==> flow/design.v <==
`timescale 1ns / 1ps
module lcd_driver(line1, line2, clk, lcd_rs, lcd_w, lcd_e, data);
		input [127:0]line1;
		input [127:0]line2;
		input clk;
		output lcd_rs, lcd_w, lcd_e;
		output [3:0]data;
		reg lcd_rs, lcd_w, lcd_e;
		reg [3:0]data;
		reg [7:0] db;
		reg [19:0]counter = 20'b0;
		reg [5:0] state = 6'b0;
		reg [2:0] s1 = 3'b0;
		reg [6:0] idx = 7'b1111111;
		always @(posedge clk) begin
			if(counter == 1000000) begin
				case(state)
					6'b000000: begin
									lcd_e <= 0;
									state <= state + 1;
								end
					6'b000001: begin
									lcd_rs <= 0;
									lcd_w <= 0;
									data <= 4'b0011;
									state <= state + 1;
								end
					6'b000010: begin
									lcd_e <= 1;
									state <= state + 1;
								end
					6'b000011: begin
									lcd_e <= 0;
									state <= state + 1;
								end
					6'b000100: begin
									lcd_rs <= 0;
									lcd_w <= 0;
									data <= 4'b0011;
									state <= state + 1;
								end
					6'b000101: begin
									lcd_e <= 1;
									state <= state + 1;
								end
					6'b000110: begin
									lcd_e <= 0;
									state <= state + 1;
								end
					6'b000111: begin
									lcd_rs <= 0;
									lcd_w <= 0;
									data <= 4'b0011;
									state <= state + 1;
								end
					6'b001000: begin
									lcd_e <= 1;
									state <= state + 1;
								end
					6'b001001: begin
									lcd_e <= 0;
									state <= state + 1;
								end
					6'b001010: begin
									lcd_rs <= 0;
									lcd_w <= 0;
									data <= 4'b0010;
									state <= state + 1;
								end
					6'b001011: begin
									lcd_e <= 1;
									state <= state + 1;
								end
					6'b001100: begin
									lcd_e <= 0;
									state <= state + 1;
								end
					6'b001101: begin
									lcd_rs <= 0;
									lcd_w <= 0;
									data <= 4'b0010;
									state <= state + 1;
								end
					6'b001110: begin
									lcd_e <= 1;
									state <= state + 1;
								end
					6'b001111: begin
									lcd_e <= 0;
									state <= state + 1;
								end
					6'b010000: begin
									lcd_rs <= 0;
									lcd_w <= 0;
									data <= 4'b1000;
									state <= state + 1;
								end
					6'b010001: begin
									lcd_e <= 1;
									state <= state + 1;
								end
					6'b010010: begin
									lcd_e <= 0;
									state <= state + 1;
								end
					6'b010011: begin
									lcd_rs <= 0;
									lcd_w <= 0;
									data <= 4'b0000;
									state <= state + 1;
								end
					6'b010100: begin
									lcd_e <= 1;
									state <= state + 1;
								end
					6'b010101: begin
									lcd_e <= 0;
									state <= state + 1;
								end
					6'b010110: begin
									lcd_rs <= 0;
									lcd_w <= 0;
									data <= 4'b0110;
									state <= state + 1;
								end
					6'b010111: begin
									lcd_e <= 1;
									state <= state + 1;
								end
					6'b011000: begin
									lcd_e <= 0;
									state <= state + 1;
								end
					6'b011001: begin
									lcd_rs <= 0;
									lcd_w <= 0;
									data <= 4'b0000;
									state <= state + 1;
								end
					6'b011010: begin
									lcd_e <= 1;
									state <= state + 1;
								end
					6'b011011: begin
									lcd_e <= 0;
									state <= state + 1;
								end
					6'b011100: begin
									lcd_rs <= 0;
									lcd_w <= 0;
									data <= 4'b1100;
									state <= state + 1;
								end
					6'b011101: begin
									lcd_e <= 1;
									state <= state + 1;
								end
					6'b011110: begin
									lcd_e <= 0;
									state <= state + 1;
								end
					6'b011111: begin
									lcd_rs <= 0;
									lcd_w <= 0;
									data <= 4'b0000;
									state <= state + 1;
								end
					6'b100000: begin
									lcd_e <= 1;
									state <= state + 1;
								end
					6'b100001: begin
									lcd_e <= 0;
									state <= state + 1;
								end
					6'b100010: begin
									lcd_rs <= 0;
									lcd_w <= 0;
									data <= 4'b0001;
									state <= state + 1;
								end
					6'b100011: begin
									lcd_e <= 1;
									state <= state + 1;
								end
					6'b100100: begin
									lcd_e <= 0;
									state <= state + 1;
								end
					6'b100101: begin
									lcd_rs <= 0;
									lcd_w <= 0;
									data <= 4'b1000;
									state <= state + 1;
								end
					6'b100110: begin
									lcd_e <= 1;
									state <= state + 1;
								end
					6'b100111: begin
									lcd_e <= 0;
									state <= state + 1;
								end
					6'b101000: begin
									lcd_rs <= 0;
									lcd_w <= 0;
									data <= 4'b0000;
									state <= state + 1;
								end
					6'b101001: begin
									lcd_e <= 1;
									state <= state + 1;
								end
					6'b101010:begin
									case(s1)
										3'b000: begin
													db= {line1[idx],line1[idx-1],line1[idx-2],line1[idx-3],line1[idx-4],line1[idx-5],line1[idx-6],line1[idx-7]};
													lcd_e <= 0;
													s1 <= s1 + 1;
												end
										3'b001: begin
													lcd_rs <= 1;
													lcd_w <= 0;
													data <= db[7:4];
													s1 <= s1 + 1;
												end
										3'b010: begin
													lcd_e <= 1;
													s1 <= s1 + 1;
												end
										3'b011: begin
													lcd_e <= 0;
													s1 <= s1 + 1;
												end
										3'b100: begin
													lcd_rs <= 1;
													lcd_w <= 0;
													data <= db[3:0];
													s1 <= s1 + 1;
												end
										3'b101: begin
													lcd_e <= 1;
													if(idx > 7'b0000111) begin
														idx <= idx - 8;
													end
													else if(idx == 7'b0000111) begin
														idx <= 7'b0;
													end
													if(idx == 7'b0000000) begin
														state <= state + 1;
														idx <= 7'b1111111;
													end
													s1 <= 3'b000;
												end
									endcase
								end
					6'b101011: begin
									lcd_e <= 0;
									state <= state + 1;
								end
					6'b101100: begin
									lcd_rs <= 0;
									lcd_w <= 0;
									data <= 4'b1100;
									state <= state + 1;
								end
					6'b101101: begin
									lcd_e <= 1;
									state <= state + 1;
								end
					6'b101110: begin
									lcd_e <= 0;
									state <= state + 1;
								end
					6'b101111: begin
									lcd_rs <= 0;
									lcd_w <= 0;
									data <= 4'b0000;
									state <= state + 1;
								end
					6'b110000: begin
									lcd_e <= 1;
									state <= state + 1;
								end
					6'b110001:begin
									case(s1)
										3'b000: begin
													db= {line2[idx],line2[idx-1],line2[idx-2],line2[idx-3],line2[idx-4],line2[idx-5],line2[idx-6],line2[idx-7]};
													lcd_e <= 0;
													s1 <= s1 + 1;
												end
										3'b001: begin
													lcd_rs <= 1;
													lcd_w <= 0;
													data <= db[7:4];
													s1 <= s1 + 1;
												end
										3'b010: begin
													lcd_e <= 1;
													s1 <= s1 + 1;
												end
										3'b011: begin
													lcd_e <= 0;
													s1 <= s1 + 1;
												end
										3'b100: begin
													lcd_rs <= 1;
													lcd_w <= 0;
													data <= db[3:0];
													s1 <= s1 + 1;
												end
										3'b101: begin
													lcd_e <= 1;
													if(idx > 7'b0000111) begin
														idx <= idx - 8;
													end
													else if(idx == 7'b0000111) begin
														idx <= 7'b0;
													end
													if(idx == 7'b0000000) begin
														state <= state + 1;
													end
													s1 <= 3'b000;
												end
									endcase
								end
					6'b110010: begin
									lcd_e <= 0;
								end
				endcase
				counter <= 20'b0;
			end
			else begin
				counter <= counter + 1;
			end
		end
endmodule
`timescale 1ns / 1ps
module lcd_driver_top(clk, lcd_rs, lcd_w, lcd_e, data
    );
	 input clk;
	 output lcd_rs, lcd_w, lcd_e;
	 output [3:0] data;
	 wire lcd_rs, lcd_w, lcd_e;
	 wire [3:0] data;
	 lcd_driver LD0("WELCOME TO CSE, ", "IIT KANPUR      ", clk, lcd_rs, lcd_w, lcd_e, data);
endmodule
Step by step through the tools: lcd_driver_top
What the tools print for lcd_driver_top, step after step.
Line numbers count from 1 in the design file above.
Operators carry their Yosys type and port widths (W data, S select, Z words).
Cell names lack the library's common part.
{ "setup": {"top": "lcd_driver_top", "clock_port": "clk", "lib": "sky130hd", "pvt_corner": "tt_025C_1v80"} }

Word level
Yosys after proc, flatten, opt, wreduce and memory -nomap, before mapping. Memory bits, and registers merged into a memory's read port (data or address), are not among the register bits. Print and check cells are not counted.
{ "bits": {"ff_bits": 51, "inputBits": 1, "output_inout_bits": 7, "word_cells": 155} }
{ "op_classes": {"addsub": 11, "n_cmp": 1, "equal": 67, "n_shift": 16, "n_mux": 22, "reduce_logical": 29} }
{ "ops": {"columns": ["cell", "count"], "rows": [
  ["$shiftx A128 B32 Y1 const A", 14],
  ["$shiftx A128 B7 Y1 const A", 2],
  ["$eq A6 B6 Y1 const B", 19],
  ["$eq A6 B5 Y1 const B", 16],
  ["$reduce_or A48 Y1", 1],
  ["$eq A6 B4 Y1 const B", 8],
  ["$mux W7", 5],
  ["$reduce_or A16 Y1", 2],
  ["$sub A7 B3 Y8 const B", 4],
  ["$pmux W4 S8", 1],
  ["$eq A6 B3 Y1 const B", 4],
  ["$add A20 B1 Y20 const B", 1],
  ["$eq A20 B20 Y1 const B", 1],
  ["$reduce_or A17 Y1", 1],
  ["$sub A7 B2 Y8 const B", 2],
  ["$pmux W8 S2", 1],
  ["$mux W8", 2],
  ["$reduce_or A2 Y1", 7],
  ["$pmux W7 S2", 1],
  ["$reduce_and A3 Y1", 4],
  ["$reduce_and A4 Y1", 3],
  ["$eq A6 B2 Y1 const B", 2],
  ["$pmux W6 S2", 1],
  ["$mux W6", 2],
  ["$ne A2 B1 Y1 const B", 5],
  ["$reduce_or A5 Y1", 2],
  ["$ne A3 B1 Y1 const B", 3],
  ["$reduce_bool A9 Y1", 1]
]} }
Other operator kinds: 24; their cells: 31.

Logic depth
Depth = most cells in a row (Yosys ltp): at word level without a register or memory, in the mapped netlist without a sequential cell, where the memories' decode and read muxes count.
{ "logic_depth": {"ltp_word": 6, "abc_area": 1, "mapped_depth": 20, "mapped_depth_nobuf": 19} }

Netlist
Source: synth_stat.txt of the flow (Yosys; design flattened, memories mapped). It holds for the ABC_AREA given above (unset counts as 0); a run with the other value may have another netlist.
{ "mapped": {"cells": 1138, "yosys_area_mm2": 0.0067052, "sequential_area_mm2": 0.0013012, "flip_flops": 50, "buffers": 39} }
{ "by_type": {"columns": ["cell_type", "count", "type_area_um2"], "rows": [
  ["nand2_1", 373, 1.4E+03],
  ["edfxtp_1", 30, 900.864],
  ["nand3_1", 148, 740.71],
  ["inv_1", 122, 457.939],
  ["dfxtp_1", 20, 400.384],
  ["ha_1", 29, 362.848],
  ["nor2_1", 96, 360.346],
  ["a21oi_1", 52, 260.25],
  ["o21ai_0", 46, 230.221],
  ["xor2_1", 24, 210.202],
  ["nand4_1", 31, 193.936],
  ["buf_6", 10, 112.608],
  ["nand2_2", 11, 68.816],
  ["o211ai_1", 9, 67.565],
  ["nand3_2", 6, 60.058],
  ["nor3_1", 12, 60.058],
  ["a31oi_1", 9, 56.304],
  ["buf_2", 11, 55.053]
]} }
Not listed: further types 38, cells in them 99.

Path before layout
Path of least setup slack by OpenSTA after synthesis, without wires, with an ideal clock, recovery checks aside; 20% of the period is set as input and as output delay. Where synthesis merged equal registers, the netlist keeps one of their names.
{ "synth_path": {"path_kind": "register to register", "startpoint": "register LD0.idx[0]", "endpoint": "register LD0.db[6]", "tclk_ps": 3560, "setup_time_ps": 249, "t_first_pin_ps": 0, "arrival_ps": 2398, "required_ps": 3311, "slack_ps": 913, "delay_ps": 2647, "stages": 16, "path_buffers": 3, "period_less_setup_slack_ps": 2647} }
"delay_ps" is the arrival time less input delay plus setup time.
"stages" counts driving pins, that of a launching flip-flop among them; a cell with two outputs on the path counts twice.
"period_less_setup_slack_ps" = period - worst setup slack (recovery checks aside). The figure is calculated, with input and output delays left at 20% of the set period.
The rows between start and end are the longest chain of elaborated cells between them; the timing report does not say that the signal goes this way. Where chains are equally long, one stands for them.
A line is the first line of the expression or statement that the cell stems from. Yosys adds cells for indexed reads and writes and turns some case tables into memories.
A register here has more assigning lines than the two given.
{ "synth_between": {"path_cell_list": "edfxtp_1 inv_2 buf_1 ha_1 buf_2 xnor2_2 inv_2 buf_2 nand3_1 o21ai_1 a21oi_1 nand2_1 nand2_1 nand2_1 nand2_1 inv_1", "elab_chain_cells": 4, "cone_cells": 6, "classes_between": "add/sub (1); shift (2); mux (3)"} }
{ "synth_rtl": {"columns": ["element", "line_no", "rtl"], "rows": [
  ["from (decl)", 14, "reg [6:0] idx = 7'b1111111;"],
  ["from (assign)", 244, "idx <= idx - 8;"],
  ["from (assign)", 315, "idx <= idx - 8;"],
  ["$sub A7 B1 Y8", 288, "db= {line2[idx],line2[idx-1],line2[idx-2],line2[idx-3],line2[idx-4],line2[idx-5],line2[idx-6],line2[idx-7]};"],
  ["$shiftx A128 B32 Y1", 288, null],
  ["$mux W8", 286, "case(s1)"],
  ["$pmux W8 S2", 17, "case(state)"],
  ["to (assign)", 217, "db= {line1[idx],line1[idx-1],line1[idx-2],line1[idx-3],line1[idx-4],line1[idx-5],line1[idx-6],line1[idx-7]};"],
  ["to (assign)", 288, null],
  ["to (decl)", 10, "reg [7:0] db;"]
]} }

Timing after layout
Path of least setup slack in the final report of job 1 (OpenROAD, finished layout, wires in). Where an end is a register, its clock arrival counts in the times.
The report prints the path's times to 10 ps; the period is as set.
{ "layout_path": {"path_kind": "register to register", "startpoint": "register LD0.idx[3]", "endpoint": "register LD0.db[4]", "tclk_ps": 3570, "setup_time_ps": 230, "t_first_pin_ps": 300, "arrival_ps": 3140, "required_ps": 3650, "slack_ps": 500, "stages": 14, "path_buffers": 0} }
The rows between start and end are the longest chain of elaborated cells between them; the timing report does not say that the signal goes this way. Where chains are equally long, one stands for them.
A register here has more assigning lines than the two given.
{ "layout_between": {"path_cell_list": "edfxtp_1 inv_2 ha_1 nand3_2 nand2_1 inv_1 nand2_1 nand2_1 nand3_1 a21oi_1 a21oi_1 nand2_1 nand2_1 inv_1", "elab_chain_cells": 4, "cone_cells": 6, "classes_between": "add/sub (1); shift (2); mux (3)"} }
{ "layout_rtl": {"columns": ["element", "line_no", "rtl"], "rows": [
  ["from (decl)", 14, "reg [6:0] idx = 7'b1111111;"],
  ["from (assign)", 244, "idx <= idx - 8;"],
  ["from (assign)", 315, "idx <= idx - 8;"],
  ["$sub A7 B2 Y8", 288, "db= {line2[idx],line2[idx-1],line2[idx-2],line2[idx-3],line2[idx-4],line2[idx-5],line2[idx-6],line2[idx-7]};"],
  ["$shiftx A128 B32 Y1", 288, null],
  ["$mux W8", 286, "case(s1)"],
  ["$pmux W8 S2", 17, "case(state)"],
  ["to (assign)", 217, "db= {line1[idx],line1[idx-1],line1[idx-2],line1[idx-3],line1[idx-4],line1[idx-5],line1[idx-6],line1[idx-7]};"],
  ["to (assign)", 288, null],
  ["to (decl)", 10, "reg [7:0] db;"]
]} }

FLOW RESULTS
============

Stored flow runs of lcd_driver_top (2 of them; Yosys, OpenROAD, sky130hd). They differ in their settings and are not a sequence. Constraints: input delay and output delay 20% of the set period each, output load 0.01 pF.
By "period_reached_ps" is meant the clock period of the run minus its worst setup slack. This is arithmetic on one report: input and output delays are still those of the set period (20% each).
By "worstPathTime_ps" is meant the share of the clock period that the worst setup path is allowed (20% is reserved at inputs, 20% at outputs), minus its slack. Clock arrival times at its registers enter into it.
"design_power_mw" rests on the timing tool's default activity at the inputs, not on a simulated workload.
"worstPathTime_ps" is given in steps of 10 ps.
[
  {
    "run": "job 1",
    "settings": { "period_ns": 3.57, "CORE_UTILIZATION": 53, "SETUP_SLACK_MARGIN": -0.23, "CORE_MARGIN": 6, "ABC_AREA": 1, "CTS_CLUSTER_SIZE": 73, "CTS_CLUSTER_DIAMETER": 321, "CAP_MARGIN": 35, "MIN_ROUTING_LAYER": "met2", "SLEW_MARGIN": 20 },
    "results": { "die_area_mm2": 0.015494, "worstPathTime_ps": 3070, "critical_path_type": "register to register", "period_reached_ps": 3067, "synth_chip_area_mm2": 0.0067052, "design_power_mw": 1.138, "post_route_util_pct": 57.5, "timing.setup.tns_ps": 0, "setup_ws_ps": 503, "layout_stdcell_area_mm2": 0.0069955, "holdWs_ps": 474 }
  },
  {
    "run": "job 2",
    "settings": { "period_ns": 2.23, "CORE_UTILIZATION": 71, "SETUP_SLACK_MARGIN": 0.62, "PLACE_DENSITY": 0.64, "CORE_ASPECT_RATIO": 0.52, "CORE_MARGIN": 3, "ABC_AREA": 1, "GPL_TIMING_DRIVEN": 0, "CTS_CLUSTER_DIAMETER": 303, "MIN_ROUTING_LAYER": "met2", "CAP_MARGIN": 20, "SLEW_MARGIN": 20 },
    "outcome": "stopped before the end: clock tree synthesis reported DPL-0033"
  }
]
